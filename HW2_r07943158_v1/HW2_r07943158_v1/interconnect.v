==> flow/design.v <==
module MicroController #(parameter SWITCH = 8)(
    input clk,
    input rst_n,
    output reg m0_ready, m1_ready,
    input  m0_valid, m1_valid,
    output reg select,
    input fifo_iready,
    input fifo_almost_full, fifo_full
);
wire n_m0_ready, n_m1_ready;
wire n_select;
parameter SWITCH_BIT = $clog2(SWITCH);
reg [SWITCH_BIT-1 : 0] counter, n_counter;
assign n_m0_ready = ~fifo_almost_full & ~n_select;
assign n_m1_ready = ~fifo_almost_full &  n_select;
assign n_select = select ? ~(counter == SWITCH-1 && m1_ready && m1_valid) : (counter == SWITCH-1 && m0_ready && m0_valid);
always @(*) begin
    if ( (m0_ready & m0_valid) | (m1_ready & m1_valid) )n_counter = (counter == SWITCH-1) ? 0 : counter +1;
    else n_counter = counter;
end
always @(posedge clk or negedge rst_n) begin
    if (~rst_n) begin
        counter <= 0;
        m0_ready <= 1'b0;
        m1_ready <= 1'b0;
        select <= 1'b0;
    end else begin
        counter <= n_counter;
        m0_ready <= n_m0_ready;
        m1_ready <= n_m1_ready;
        select <= n_select;
    end
end
endmodule
module controller #(parameter SWITCH = 8)(
    input clk,
    input rst_n,
    output m0_awready, m1_awready, m0_wready, m1_wready,
    input  m0_awvalid, m1_awvalid, m0_wvalid, m1_wvalid,
    output aw_select, w_select,
    input awfifo_iready, wfifo_iready,
    input awfifo_almost_full, awfifo_full, wfifo_almost_full, wfifo_full
);
MicroController #(.SWITCH(SWITCH)) aw (.clk(clk), .rst_n(rst_n), .m0_ready(m0_awready), .m1_ready(m1_awready), 
    .m0_valid(m0_awvalid), .m1_valid(m1_awvalid), 
    .select(aw_select), .fifo_iready(awfifo_iready), .fifo_almost_full(awfifo_almost_full), .fifo_full(awfifo_full));
MicroController #(.SWITCH(SWITCH))  w(.clk(clk), .rst_n(rst_n), .m0_ready(m0_wready), .m1_ready(m1_wready), 
    .m0_valid(m0_wvalid), .m1_valid(m1_wvalid), 
    .select(w_select), .fifo_iready(wfifo_iready), .fifo_almost_full(wfifo_almost_full), .fifo_full(wfifo_full));
endmodule
module fifo # (
	parameter DATA_WIDTH = 8,
	parameter FIFO_DEPTH = 8
) 
(
	input                       clk,
	input                       rst_n,
	input      [DATA_WIDTH-1:0] idata,
	input                       ivalid,
	output reg                  iready,
	output reg [DATA_WIDTH-1:0] odata,
	output reg                  ovalid,
	input                       oready,
	output reg                  full,
	output                      almost_full
);
	wire [DATA_WIDTH-1:0] n_odata;
	wire n_almost_full, n_full, n_iready, n_ovalid;
	wire send, received;
	parameter PTR_WIDTH = $clog2(FIFO_DEPTH);   
	reg [DATA_WIDTH-1:0] fifo_data [FIFO_DEPTH-1:0];
	wire [DATA_WIDTH-1:0] n_fifo_data [FIFO_DEPTH-1:0];
	reg [ PTR_WIDTH-1:0] read_ptr, write_ptr;
	wire [ PTR_WIDTH-1:0] n_read_ptr, n_write_ptr;
	reg [PTR_WIDTH : 0] size, n_size;
	assign send = oready & ovalid;
	assign received = iready & ivalid;
	assign almost_full = n_full;
	assign n_full = (size >= FIFO_DEPTH-1 & received & ~send) | (full & ~send);
	assign n_iready = ~n_full;
	assign n_ovalid = ( size != 0 ) && ~send;
	assign n_odata = fifo_data[read_ptr];
	assign n_read_ptr = send ? (read_ptr == FIFO_DEPTH -1 ? 0 : read_ptr +1) : read_ptr;
	assign n_write_ptr = received ? (write_ptr == FIFO_DEPTH -1 ? 0 : write_ptr +1) : write_ptr;
	genvar idx;
	generate 
		for ( idx= 0;idx < FIFO_DEPTH ; idx = idx+1) begin
			assign n_fifo_data[idx] = (write_ptr == idx && received) ? idata : fifo_data[idx];
		end
	endgenerate
	always @(*) begin
		case({received, send})
			2'b10 : n_size = size +1;
			2'b01 : n_size = size -1;
			default : n_size = size;
		endcase
	end
	integer i;
	always @ (posedge clk or negedge rst_n) begin
		if (~rst_n) begin
			iready <= 1'd1;
			odata <= 0;
			ovalid <= 1'd0;
			full <= 1'd0;
			read_ptr <= 0;
			write_ptr <= 0;
			size <= 0;
			for (i = 0;i < FIFO_DEPTH ;i = i+1 )fifo_data[i] <= 0;
		end else begin
			iready <= n_iready;
			odata <= n_odata;
			ovalid <= n_ovalid;
			full <= n_full;
			read_ptr <= n_read_ptr;
			write_ptr <= n_write_ptr;
			size <= n_size;
			for (i = 0;i < FIFO_DEPTH ;i = i+1 )fifo_data[i] <= n_fifo_data[i];
		end
	end
endmodule
module interconnect #
(
    parameter DATA_WIDTH = 8,
    parameter ADDR_WIDTH = 16
)
(
	input         			clk,
	input         			rst_n,
	input  [ADDR_WIDTH-1:0] m0_awaddr,
	input         			m0_awvalid,
	output        			m0_awready,
	input  [DATA_WIDTH-1:0] m0_wdata,
	input         			m0_wvalid,
	output        			m0_wready,
	input  [ADDR_WIDTH-1:0] m1_awaddr,
	input         			m1_awvalid,
	output        			m1_awready,
	input  [DATA_WIDTH-1:0] m1_wdata,
	input         			m1_wvalid,
	output        			m1_wready,
	output [ADDR_WIDTH-1:0] mem_awaddr,
	output        			mem_awvalid,
	input         			mem_awready,
	output [DATA_WIDTH-1:0] mem_wdata,
	output        			mem_wvalid,
	input         			mem_wready
);
wire AWFIFO_iready, AWFIFO_full, AWFIFO_almost_full;
wire  WFIFO_iready,  WFIFO_full,  WFIFO_almost_full;
wire control_aw_sel, control_w_sel;
wire [ADDR_WIDTH-1 : 0] awaddr_sel;
wire [DATA_WIDTH-1 : 0] wdata_sel;
wire awvalid_sel, wvalid_sel;
assign awaddr_sel  = control_aw_sel ? m1_awaddr  : m0_awaddr;
assign awvalid_sel = control_aw_sel ? m1_awvalid : m0_awvalid;
assign  wdata_sel  = control_w_sel  ? m1_wdata   : m0_wdata;
assign  wvalid_sel = control_w_sel  ? m1_wvalid  : m0_wvalid;
fifo #(.DATA_WIDTH(ADDR_WIDTH)) AWFIFO (.clk(clk), .rst_n(rst_n), .idata(awaddr_sel), .ivalid(awvalid_sel), 
	.iready(AWFIFO_iready), .odata(mem_awaddr), .ovalid(mem_awvalid), .oready(mem_awready), 
	.full(AWFIFO_full), .almost_full(AWFIFO_almost_full)); 
fifo #(.DATA_WIDTH(DATA_WIDTH)) WFIFO (.clk(clk), .rst_n(rst_n), .idata(wdata_sel), .ivalid(wvalid_sel), 
	.iready(WFIFO_iready), .odata(mem_wdata), .ovalid(mem_wvalid), .oready(mem_wready), 
	.full(WFIFO_full), .almost_full(WFIFO_almost_full));
controller Controller (.clk(clk), .rst_n(rst_n), .m0_awready(m0_awready), .m1_awready(m1_awready), 
	.m0_wready(m0_wready), .m1_wready(m1_wready), .m0_awvalid(m0_awvalid), .m1_awvalid(m1_awvalid), 
	.m0_wvalid(m0_wvalid), .m1_wvalid(m1_wvalid), .aw_select(control_aw_sel), .w_select(control_w_sel), 
	.awfifo_iready(AWFIFO_iready), .wfifo_iready(WFIFO_iready), .awfifo_almost_full(AWFIFO_almost_full), 
	.wfifo_almost_full(WFIFO_almost_full), .awfifo_full(AWFIFO_full), .wfifo_full(WFIFO_full)); 
endmodule
Step by step through the tools: interconnect
What the tools print for interconnect, step after step. Lines are those of the file above, counted from 1. Operators carry their Yosys type and port widths (W data, S select, Z words). Library cell names are shortened. A cell with n/a has no value.

Top: interconnect. Clock port: clk. Standard-cell library: sky130hd. Corner: tt_025C_1v80.

After elaboration
Yosys after proc, flatten, opt, wreduce and memory -nomap, before mapping. Print and check cells are not counted. Equal cells are merged and count once.

The figure for muxes and demuxes is 16. The figure for add/subtract/negate cells is 10. The entry for shifts and indexed selects reads 0. For bitwise gates (word level) the number is 30. Divide/modulo/power cells: 0. For eq/ne operators the number is 34. The entry for reductions and logical operators reads 34. Under $lt $le $gt $ge stands 2. For $mul the number is 0.

Operator list (number): $pmux W16 S8 (1); $pmux W8 S8 (1); $eq A3 B3 Y1 const B (18); $logic_and A1 B1 Y1 (26); $eq A3 B2 Y1 const B (8); $and A1 B1 Y1 (18); $add A3 B1 Y3 const B (6); $mux W3 (6); $mux W16 (1); $pmux W4 S2 (2); $eq A3 B1 Y1 const B (4); $logic_not A3 Y1 (4); $not A1 Y1 (8); $add A4 B1 Y4 const B (2); $sub A4 B1 Y4 const B (2); $ge A4 B3 Y1 const B (2); $reduce_bool A4 Y1 (2); $mux W8 (1); $or A1 B1 Y1 (4); $eq A2 B1 Y1 const B (2); $eq A2 B2 Y1 const B (2); $reduce_bool A2 Y1 (2); $mux W1 (4).

Under latch bits stands 0. Under memory cells stands 0. For register bits the number is 254. Bits of input ports: 56. Clocked read ports x word width: 0. RAM bits: 0. Output and inout bits: 30. Under elaborated cells stands 164. ROM bits: 0.

Logic depth
Longest topological path by Yosys (ltp), each cell counted once; first at word level (registers and memories cut), then after technology mapping (sequential cells cut; the memories' decode and read muxes count).

Under depth in word-level cells stands 7. ABC_AREA: 0. Under mapped depth stands 11. The figure for depth with buffers taken out is 9.

Netlist
Source: synth_stat.txt of the flow (Yosys; design flattened, memories mapped). It holds for the ABC_AREA given above (unset counts as 0); a run with the other value may have another netlist. The area totals of this step are shown rounded.

Cells by type: dfrtp_1 (number 252, total area 6.31E+03 µm²); mux2_2 (number 137, total area 1542.73 µm²); mux2_4 (number 31, total area 465.446 µm²); ha_1 (number 33, total area 412.896 µm²); o21ai_0 (number 75, total area 375.36 µm²); nand2_1 (number 86, total area 322.81 µm²); a222oi_1 (number 29, total area 290.278 µm²); nor2_1 (number 43, total area 161.405 µm²); clkbuf_1 (number 36, total area 135.13 µm²); a31oi_1 (number 18, total area 112.608 µm²); a21oi_1 (number 22, total area 110.106 µm²); mux2i_1 (number 9, total area 90.086 µm²); a41oi_1 (number 10, total area 87.584 µm²); a22o_1 (number 9, total area 78.826 µm²); buf_6 (number 7, total area 78.826 µm²); inv_1 (number 21, total area 78.826 µm²); a221o_1 (number 7, total area 70.067 µm²); a221oi_1 (number 6, total area 52.55 µm²).

Other cell types: 30; their cells: 88.

The entry for sequential part of the area reads 6359 µm². The entry for mapped flip-flops reads 254. Cell count: 919. Buffers: 53. For cell area after synthesis the number is 11420 µm².

The figures by module come from a second, unflattened synthesis with its own total; it is not the netlist above.

For cells (unflattened synthesis) the number is 829. Area total of the unflattened synthesis: 11720 µm².

Rows give one instance, submodules left out.

By module: fifo #(DATA_WIDTH=16) (times used 1, cells 488, sequential area 3930 µm², area 6949 µm²); fifo #(DATA_WIDTH=8) (times used 1, cells 276, sequential area 2128 µm², area 3859 µm²); MicroController #(SWITCH=8) (times used 2, cells 18, sequential area 150.1 µm², area 272.8 µm²); interconnect (times used 1, cells 29, sequential area 0.0 µm², area 366.6 µm²); controller (times used 1, cells 0, sequential area 0.0 µm², area 0.0 µm²).

Worst setup path after synthesis
OpenSTA on the mapped netlist: ideal clock, no wires. The path of least setup slack (recovery checks aside). Input and output delay are each 20% of the period. Register names are those of the netlist, which keeps one name where synthesis merged equal registers.

Path type: input-to-reg. Start point: input port m1_wvalid. End point: register WFIFO.size[2]. The entry for time at the first pin reads 622 ps. The figure for path delay is 1879 ps. Under required time stands 3030 ps. For slack the number is 609 ps. Arrival time: 2421 ps. The entry for library setup time reads 80 ps. The entry for external input delay reads 622 ps. Clock period: 3110 ps. Under driving pins on the path stands 11. The figure for buffers on the path is 2. For synthesis period reached the number is 2501 ps.

"path delay" = arrival - input delay + setup time. "driving pins on the path" counts driving pins, that of a launching flip-flop among them; a cell with two outputs on the path counts twice. "synthesis period reached" is the clock period less the worst setup slack; recovery checks do not enter. This is arithmetic on one report: input and output delays are still those of the set period (20% each). The rows between start and end are the longest chain of elaborated cells between them; the timing report does not say that the signal goes this way. Where chains are equally long, one stands for them. A line is the first line of the expression or statement that the cell stems from. Yosys adds cells for indexed reads and writes and turns some case tables into memories.

Cell sequence: mux2_2 buf_2 nand2_1 ha_1 clkbuf_1 xor2_1 ha_1 inv_1 o221a_2 mux2i_1 xnor2_1. For length of the longest elaborated chain the number is 4. For elaborated cells between the ends (all ways) the number is 6. Under source lines of those cells stands 3. Classes of those cells: eq/ne (2); mux (2); logic (1); reduce/logical (1).

Ends and longest elaborated chain, after synthesis: start: declaration (line 139) `input m1_wvalid,`; $mux W1 (line 157) `assign  wvalid_sel = control_w_sel  ? m1_wvalid  : m0_wvalid;`; $and A1 B1 Y1 (line 77) `assign received = iready & ivalid;`; $eq A2 B1 Y1 (line 92) `case({received, send})`; $pmux W4 S2 (line 92); end: assignment (line 107) `size <= 0;`; end: assignment (line 116) `size <= n_size;`; end: declaration (line 75) `reg [PTR_WIDTH : 0] size, n_size;`.

Worst path after layout
Path of least setup slack in the final report of flow run 1 (OpenROAD, finished layout, wires in). Where an end is a register, its clock arrival counts in the times. The path's times are printed in steps of 10 ps; the period is the one set.

Path type: reg-to-reg. Start point: register Controller.w.select. End point: register WFIFO.size[2]. The entry for library setup time reads 70 ps. Under driving pins on the path stands 11. For slack the number is -50 ps. The figure for buffers on the path is 1. Clock period: 1880 ps. Arrival time: 2390 ps. The entry for time at the first pin reads 520 ps. Under required time stands 2340 ps.

The rows between start and end are the longest chain of elaborated cells between them; the timing report does not say that the signal goes this way. Where chains are equally long, one stands for them.

Cell sequence: dfrtp_1 mux2_4 buf_8 nand2_8 ha_4 xor2_2 ha_2 inv_2 o221a_4 mux2i_1 xnor2_1. For length of the longest elaborated chain the number is 4. For elaborated cells between the ends (all ways) the number is 6. Under source lines of those cells stands 3. Classes of those cells: eq/ne (2); mux (2); logic (1); reduce/logical (1).

Ends and longest elaborated chain, post-layout: start: declaration (line 6) `output reg select,`; start: assignment (line 26) `select <= 1'b0;`; start: assignment (line 31) `select <= n_select;`; $mux W1 (line 157) `assign  wvalid_sel = control_w_sel  ? m1_wvalid  : m0_wvalid;`; $and A1 B1 Y1 (line 77) `assign received = iready & ivalid;`; $eq A2 B1 Y1 (line 92) `case({received, send})`; $pmux W4 S2 (line 92); end: assignment (line 107) `size <= 0;`; end: assignment (line 116) `size <= n_size;`; end: declaration (line 75) `reg [PTR_WIDTH : 0] size, n_size;`.

## Implementation results

Settings and measured results of 2 stored flow runs for module interconnect (sky130hd), not sorted in any way. The constraints put input and output delay at 20% of the set period each and load the outputs with 0.01 pF. By "reached clock period" is meant the clock period of the run minus its worst setup slack. This is arithmetic on one report: input and output delays are still those of the set period (20% each). "worst path time": the worst setup path's part of the clock period (all of it between registers, 20% less for each end at a port) less its slack. A launch clock that arrives late makes it longer, a capture clock that arrives late makes it shorter. "total power of the final layout": no workload was simulated; the value follows from the tool's default switching activity. "worst path time" is given in steps of 10 ps. Measured values are rounded.

Flow run 1 has these settings: period_ns 1.88; CORE_UTILIZATION 52; SETUP_SLACK_MARGIN -0.03; CORE_MARGIN 3; GPL_TIMING_DRIVEN 0; CTS_CLUSTER_SIZE 16; CAP_MARGIN 35; SLEW_MARGIN 0. The synthesis area reads 11420 µm². For the reached clock period the run shows 1933 ps. The utilization after routing is 0.672. The std-cell area (final layout) stands at 14320 µm². The worst path time is 1930 ps. Kind of the worst setup path: reg-to-reg. The measured setup slack of the worst path is -53 ps. The measured total power of the final layout is 25980 µW. The area inside the die boundary reads 23770 µm². The sum of negative setup slack is -73 ps.

Flow run 2 has these settings: period_ns 1.68; CORE_UTILIZATION 22; SETUP_SLACK_MARGIN 0.06; PLACE_DENSITY_LB_ADDON 0.22; CORE_MARGIN 3; CELL_PAD_IN_SITES_GLOBAL_PLACEMENT 2; TNS_END_PERCENT 40; GPL_TIMING_DRIVEN 1; CTS_CLUSTER_SIZE 15; CTS_CLUSTER_DIAMETER 317; MIN_ROUTING_LAYER met1; MAX_ROUTING_LAYER met5; CAP_MARGIN 20; SLEW_MARGIN 20. The synthesis area reads 11420 µm². For the reached clock period the run shows 1826 ps. The utilization after routing is 0.316. The std-cell area (final layout) stands at 16030 µm². The worst path time is 1830 ps. Kind of the worst setup path: reg-to-reg. The measured setup slack of the worst path is -146 ps. The measured total power of the final layout is 30640 µW. The area inside the die boundary reads 54660 µm². The sum of negative setup slack is -11180 ps.
