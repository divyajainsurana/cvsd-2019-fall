==> flow/design.v <==
module alu(
             clk_p_i,
             reset_n_i,
             data_a_i,
             data_b_i,
             inst_i,
             data_o,
             overflow_o
             );
      input           clk_p_i;
      input           reset_n_i;
      input   [7:0]   data_a_i;
      input   [7:0]   data_b_i;
      input   [2:0]   inst_i;
      output reg  [7:0]  data_o;
      output reg         overflow_o;
      reg signed [15:0]  ALU_d2_w;
      reg [7:0]   data_a_d1_r;
      reg [7:0]   data_b_d1_r;
      reg [2:0]   inst_d1_r;
      reg         overflow_d2_w;
      reg signed    [15:0]   data_a_signed_d1_r;
      reg signed    [15:0]   data_b_signed_d1_r;
      wire [7:0] temp_a;
      wire [7:0] temp_b;
      always@ (*)
      begin
          case(inst_d1_r)
            3'b000:    ALU_d2_w =  data_a_signed_d1_r+ data_b_signed_d1_r;
            3'b001:    ALU_d2_w =  data_b_signed_d1_r -  data_a_signed_d1_r;
            3'b010:    ALU_d2_w =  data_a_signed_d1_r * data_b_signed_d1_r;
            3'b011:    ALU_d2_w =  data_a_d1_r & data_b_d1_r;
            3'b100:    ALU_d2_w =  data_a_d1_r ^ data_b_d1_r;
            3'b101:    ALU_d2_w =  (data_a_d1_r[7]) ? (~data_a_signed_d1_r+1) : (data_a_signed_d1_r);
            3'b110:    ALU_d2_w =  (data_a_signed_d1_r+ data_b_signed_d1_r) >>> 1;
            3'b111:    ALU_d2_w = (data_a_signed_d1_r > data_b_signed_d1_r)? data_a_signed_d1_r : data_b_signed_d1_r;
            default:   ALU_d2_w = 0;
          endcase
      end
      always@ (*)
      begin
	case(inst_d1_r)
	3'b000:
	if ((ALU_d2_w>127 || ALU_d2_w<-128))
		overflow_d2_w =1;
	else 
		overflow_d2_w = 0;
	3'b001:
	if ((ALU_d2_w>127 || ALU_d2_w < -128))
		overflow_d2_w =1;
	else
		overflow_d2_w =0;
	3'b010:
        if ((ALU_d2_w>127 || ALU_d2_w<-128))
            overflow_d2_w = 1;
	else
	    overflow_d2_w = 0;
	default:
	   overflow_d2_w =0;
	endcase
      end
      always@(posedge clk_p_i or negedge reset_n_i)
      begin
          if (reset_n_i == 1'b0)
          begin
            data_o <= 0;
            overflow_o <= 0;
          end
          else
          begin
            inst_d1_r <= inst_i;
            data_a_d1_r <= data_a_i;
            data_b_d1_r <= data_b_i;
            data_o <= ALU_d2_w[7:0];
            overflow_o <= overflow_d2_w;
            data_a_signed_d1_r <= { {8{data_a_i[7]}}, data_a_i };
            data_b_signed_d1_r <= { {8{data_b_i[7]}}, data_b_i };
          end
      end
endmodule
==> Reports on alu <==
What the tools print for alu, step after step.
Lines are those of the file above, counted from 1.
Operators: Yosys type, input widths -> output width; for muxes data width and select width s.
Library cell names are shortened.
{ "inputs": {"top_module": "alu", "clock": "clk_p_i", "library": "sky130hd", "corner": "tt_025C_1v80"} }

==> Elaborated design <==
Source: Yosys, flattened and elaborated, memories not mapped. Widths are those after wreduce; folded enables and synchronous resets count as part of the registers. Registers that Yosys merges into a memory's read port (data or address) are not register bits. Print and check cells do not count.
{ "word_totals": {"word_cells": 32, "out_inout_bits": 9, "register_bits": 44} }
{ "classes": {"n_cmp": 3, "equal": 7, "mul": 1, "add_sub_neg": 3, "logic": 3, "muxes": 5, "n_reduce_logical": 3} }
{ "op_table": {"columns": ["op", "n"], "rows": [
  ["$mul 8x8->16", 1],
  ["$pmux 16 s8", 1],
  ["$mux 16", 2],
  ["$add 16x2->16 const B", 1],
  ["$gt 16x8->1 const B", 1],
  ["$lt 16x8->1 const B", 1],
  ["$not 8->16", 1],
  ["$eq 3x3->1 const B", 4],
  ["$add 8x8->9", 1],
  ["$sub 8x8->9", 1],
  ["$gt 8x8->1", 1],
  ["$and 8x8->8", 1],
  ["$xor 8x8->8", 1],
  ["$eq 3x2->1 const B", 2],
  ["$eq 3x1->1 const B", 1],
  ["$logic_not 3->1", 1],
  ["$reduce_or 3->1", 1],
  ["$mux 1", 2],
  ["$logic_or 1x1->1", 1]
]} }

==> Logic depth <==
Longest topological path by Yosys (ltp), each cell counted once; first at word level (registers and memories cut), then after technology mapping (sequential cells cut; the memories' decode and read muxes count).
{ "logic_depth": {"word_depth": 8, "ABC_AREA": 0, "mapped_depth": 20, "ltp_nobuf": 19} }

==> Netlist <==
Yosys stat after the flow's synthesis: flattened, memories mapped to cells. It holds for the ABC_AREA given above (unset counts as 0); a run with the other value may have another netlist.
{ "by_type": {"columns": ["type", "n", "area_total_um2"], "rows": [
  ["fa_1", 57, 1.14E+03],
  ["ha_1", 46, 575.552],
  ["edfxtp_1", 19, 570.547],
  ["inv_1", 99, 371.606],
  ["dfrtp_1", 9, 225.216],
  ["nor2_1", 54, 202.694],
  ["and2_1", 28, 175.168],
  ["xnor2_1", 20, 175.168],
  ["nand2_1", 45, 168.912],
  ["a21oi_1", 23, 115.11],
  ["o21ai_0", 21, 105.101],
  ["mux2i_1", 9, 90.086],
  ["xor2_1", 7, 61.309],
  ["clkbuf_1", 15, 56.304],
  ["nor3_1", 10, 50.048],
  ["nor2b_1", 7, 43.792],
  ["o31ai_1", 5, 37.536],
  ["a21oi_2", 4, 35.034]
]} }
Not listed: further types 56, cells in them 103.
{ "mapped": {"ff_cells": 28, "n_buf": 25, "cell_count": 581, "yosys_area_um2": 4992.3} }

==> Timing after synthesis <==
Source: OpenSTA report_checks on the synthesized netlist (no wires, ideal clock, input and output delay 20% of the period each), path of least setup slack; recovery checks are left aside. Register names are those of the netlist, which keeps one name where synthesis merged equal registers.
{ "synth_timing": {"kind": "reg-to-reg", "start": "register data_a_signed_d1_r[7]", "end": "register overflow_o", "n_path_buf": 2, "arrival_time_ps": 4917, "t_first_pin_ps": 0, "stages": 20, "clock_period_ps": 5880, "delay_ps": 5051, "slack_ps": 829, "required_time_ps": 5746, "period_less_setup_slack_ps": 5051} }
"delay_ps" = arrival - input delay + setup time.
"stages": output pins that drive a net of the path, with the launching flip-flop's if there is one; two outputs of one cell count as two.
"period_less_setup_slack_ps" is the clock period less the worst setup slack; recovery checks do not enter. This is arithmetic on one report: input and output delays are still those of the set period (20% each).
The rows between start and end are the longest chain of elaborated cells between them; the timing report does not say that the signal goes this way. Where chains are equally long, one stands for them.
Each line given opens the expression or statement behind the cell; cells for indexed reads and writes are added by Yosys, which also makes memories of some case tables.
{ "synth_between": {"path_cell_list": "edfxtp_1 clkbuf_1 and2_1 fa_1 inv_1 fa_1 inv_1 fa_1 inv_1 fa_1 inv_1 ha_1 clkbuf_1 a21o_1 a41o_1 a21oi_2 xnor2_1 o41ai_2 o2111a_1 a211oi_2", "elab_chain_len": 8} }
{ "synth_rtl": {"columns": ["element", "line", "source"], "rows": [
  ["start: declaration", 22, "reg signed    [15:0]   data_a_signed_d1_r;"],
  ["start: assignment", 76, "data_a_signed_d1_r <= { {8{data_a_i[7]}}, data_a_i };"],
  ["$not 8->16", 34, "3'b101:    ALU_d2_w =  (data_a_d1_r[7]) ? (~data_a_signed_d1_r+1) : (data_a_signed_d1_r);"],
  ["$add 16x2->16", 34, null],
  ["$mux 16", 34, null],
  ["$pmux 16 s8", 28, "case(inst_d1_r)"],
  ["$gt 16x8->1", 44, "if ((ALU_d2_w>127 || ALU_d2_w<-128))"],
  ["$logic_or 1x1->1", 44, null],
  ["$mux 1", 44, null],
  ["$mux 1", 42, "case(inst_d1_r)"],
  ["end: assignment", 67, "overflow_o <= 0;"],
  ["end: assignment", 75, "overflow_o <= overflow_d2_w;"],
  ["end: declaration", 16, "output reg         overflow_o;"]
]} }

==> Worst path after layout <==
From the final timing report of flow run B: the path of least setup slack in the routed layout; clock arrival at registers is part of the times.
The path's times are printed in steps of 10 ps; the period is the one set.
{ "layout_timing": {"kind": "reg-to-reg", "start": "register data_a_signed_d1_r[4]", "end": "register overflow_o", "clock_period_ps": 8660, "slack_ps": 3110, "arrival_time_ps": 5710, "t_first_pin_ps": 270, "stages": 19, "n_path_buf": 0, "required_time_ps": 8810} }
The rows between start and end are the longest chain of elaborated cells between them; the timing report does not say that the signal goes this way. Where chains are equally long, one stands for them.
{ "layout_between": {"path_cell_list": "edfxtp_1 ha_1 inv_1 fa_1 inv_1 fa_1 fa_1 inv_1 fa_1 inv_1 ha_1 nor3_1 o21ai_2 a31oi_2 nor2_1 or3_1 o41ai_2 o2111a_1 a211oi_2", "elab_chain_len": 8} }
{ "layout_rtl": {"columns": ["element", "line", "source"], "rows": [
  ["start: declaration", 22, "reg signed    [15:0]   data_a_signed_d1_r;"],
  ["start: assignment", 76, "data_a_signed_d1_r <= { {8{data_a_i[7]}}, data_a_i };"],
  ["$not 8->16", 34, "3'b101:    ALU_d2_w =  (data_a_d1_r[7]) ? (~data_a_signed_d1_r+1) : (data_a_signed_d1_r);"],
  ["$add 16x2->16", 34, null],
  ["$mux 16", 34, null],
  ["$pmux 16 s8", 28, "case(inst_d1_r)"],
  ["$gt 16x8->1", 44, "if ((ALU_d2_w>127 || ALU_d2_w<-128))"],
  ["$logic_or 1x1->1", 44, null],
  ["$mux 1", 44, null],
  ["$mux 1", 42, "case(inst_d1_r)"],
  ["end: assignment", 67, "overflow_o <= 0;"],
  ["end: assignment", 75, "overflow_o <= overflow_d2_w;"],
  ["end: declaration", 16, "output reg         overflow_o;"]
]} }

Wiki page: alu / flow data

Measured data: module alu, platform sky130hd, 2 stored runs of the flow under differing settings, order arbitrary. Input and output delays are each 20% of the period that was set; the output load is 0.01 pF.
"period_less_ws_ps": clock period set for the run, less the worst setup slack. It is reckoned from that one timing run; input and output delays stay at 20% of the period that was set.
"worst_path_allowed_less_slack_ps": the worst setup path's part of the clock period (all of it between registers, 20% less for each end at a port) less its slack. A launch clock that arrives late makes it longer, a capture clock that arrives late makes it shorter.
By "design_power_uw" is meant OpenSTA's value without simulated activity: inputs other than the clock are taken to toggle once in ten clock periods, and the tool carries that through the logic.
"worst_path_allowed_less_slack_ps" is known to 10 ps.

Flow run A
==> flow/run.sh <==
#!/bin/bash
# the make line also repeats the synthesis and layout settings of config.mk as NAME=value (left out here)
make -C /OpenROAD-flow-scripts/flow DESIGN_CONFIG=/design/flow/config.mk WORK_HOME=/design/flow/orfs CLKGATE_MAP_FILE= finish
==> flow/config.mk <==
export PLATFORM = sky130hd
export DESIGN_NAME = alu
export DESIGN_NICKNAME = alu
export VERILOG_FILES = /design/flow/design.v
export SDC_FILE = /design/flow/constraint.sdc
export NUM_CORES = 4
export LEC_CHECK = 0
export CAP_MARGIN = 20
export CELL_PAD_IN_SITES_GLOBAL_PLACEMENT = 1
export CORE_MARGIN = 2
export CORE_UTILIZATION = 66
export CTS_CLUSTER_SIZE = 25
export GPL_ROUTABILITY_DRIVEN = 0
export PLACE_DENSITY_LB_ADDON = 0.21
export SLEW_MARGIN = 20
==> flow/constraint.sdc <==
create_clock -name core_clock -period 3.25 [get_ports {clk_p_i}]
set_input_delay 0.6500 -clock core_clock [delete_from_list [all_inputs] [get_ports {clk_p_i}]]
set_output_delay 0.6500 -clock core_clock [all_outputs]
set_load 0.01 [all_outputs]

==> results of flow run A, as JSON <==
{
  "outcome": "no results, placement failed with FLW-0024"
}

Flow run B
==> flow/run.sh <==
#!/bin/bash
# the make line also repeats the synthesis and layout settings of config.mk as NAME=value (left out here)
make -C /OpenROAD-flow-scripts/flow DESIGN_CONFIG=/design/flow/config.mk WORK_HOME=/design/flow/orfs CLKGATE_MAP_FILE= finish
==> flow/config.mk <==
export PLATFORM = sky130hd
export DESIGN_NAME = alu
export DESIGN_NICKNAME = alu
export VERILOG_FILES = /design/flow/design.v
export SDC_FILE = /design/flow/constraint.sdc
export NUM_CORES = 4
export LEC_CHECK = 0
export CAP_MARGIN = 20
export CORE_MARGIN = 8
export CORE_UTILIZATION = 54
export CTS_CLUSTER_SIZE = 19
export GPL_ROUTABILITY_DRIVEN = 0
export MAX_ROUTING_LAYER = met5
export MIN_ROUTING_LAYER = met1
export PLACE_DENSITY = 0.91
export SETUP_SLACK_MARGIN = 1.72
export SLEW_MARGIN = 30
==> flow/constraint.sdc <==
create_clock -name core_clock -period 8.66 [get_ports {clk_p_i}]
set_input_delay 1.7320 -clock core_clock [delete_from_list [all_inputs] [get_ports {clk_p_i}]]
set_output_delay 1.7320 -clock core_clock [all_outputs]
set_load 0.01 [all_outputs]

==> results of flow run B, as JSON <==
{
  "worst_path_allowed_less_slack_ps": 5550,
  "critical_path_kind": "reg-to-reg",
  "layout_stdcell_area_um2": 5381.4,
  "post_synth_area_um2": 4992.3,
  "layout_utilization_pct": 59.1,
  "setupTns_ps": 0,
  "worstSetupSlack_ps": 3108,
  "design_power_uw": 1597,
  "period_less_ws_ps": 5552,
  "design_die_area_um2": 12577.6,
  "hold_worst_slack_ps": 905
}
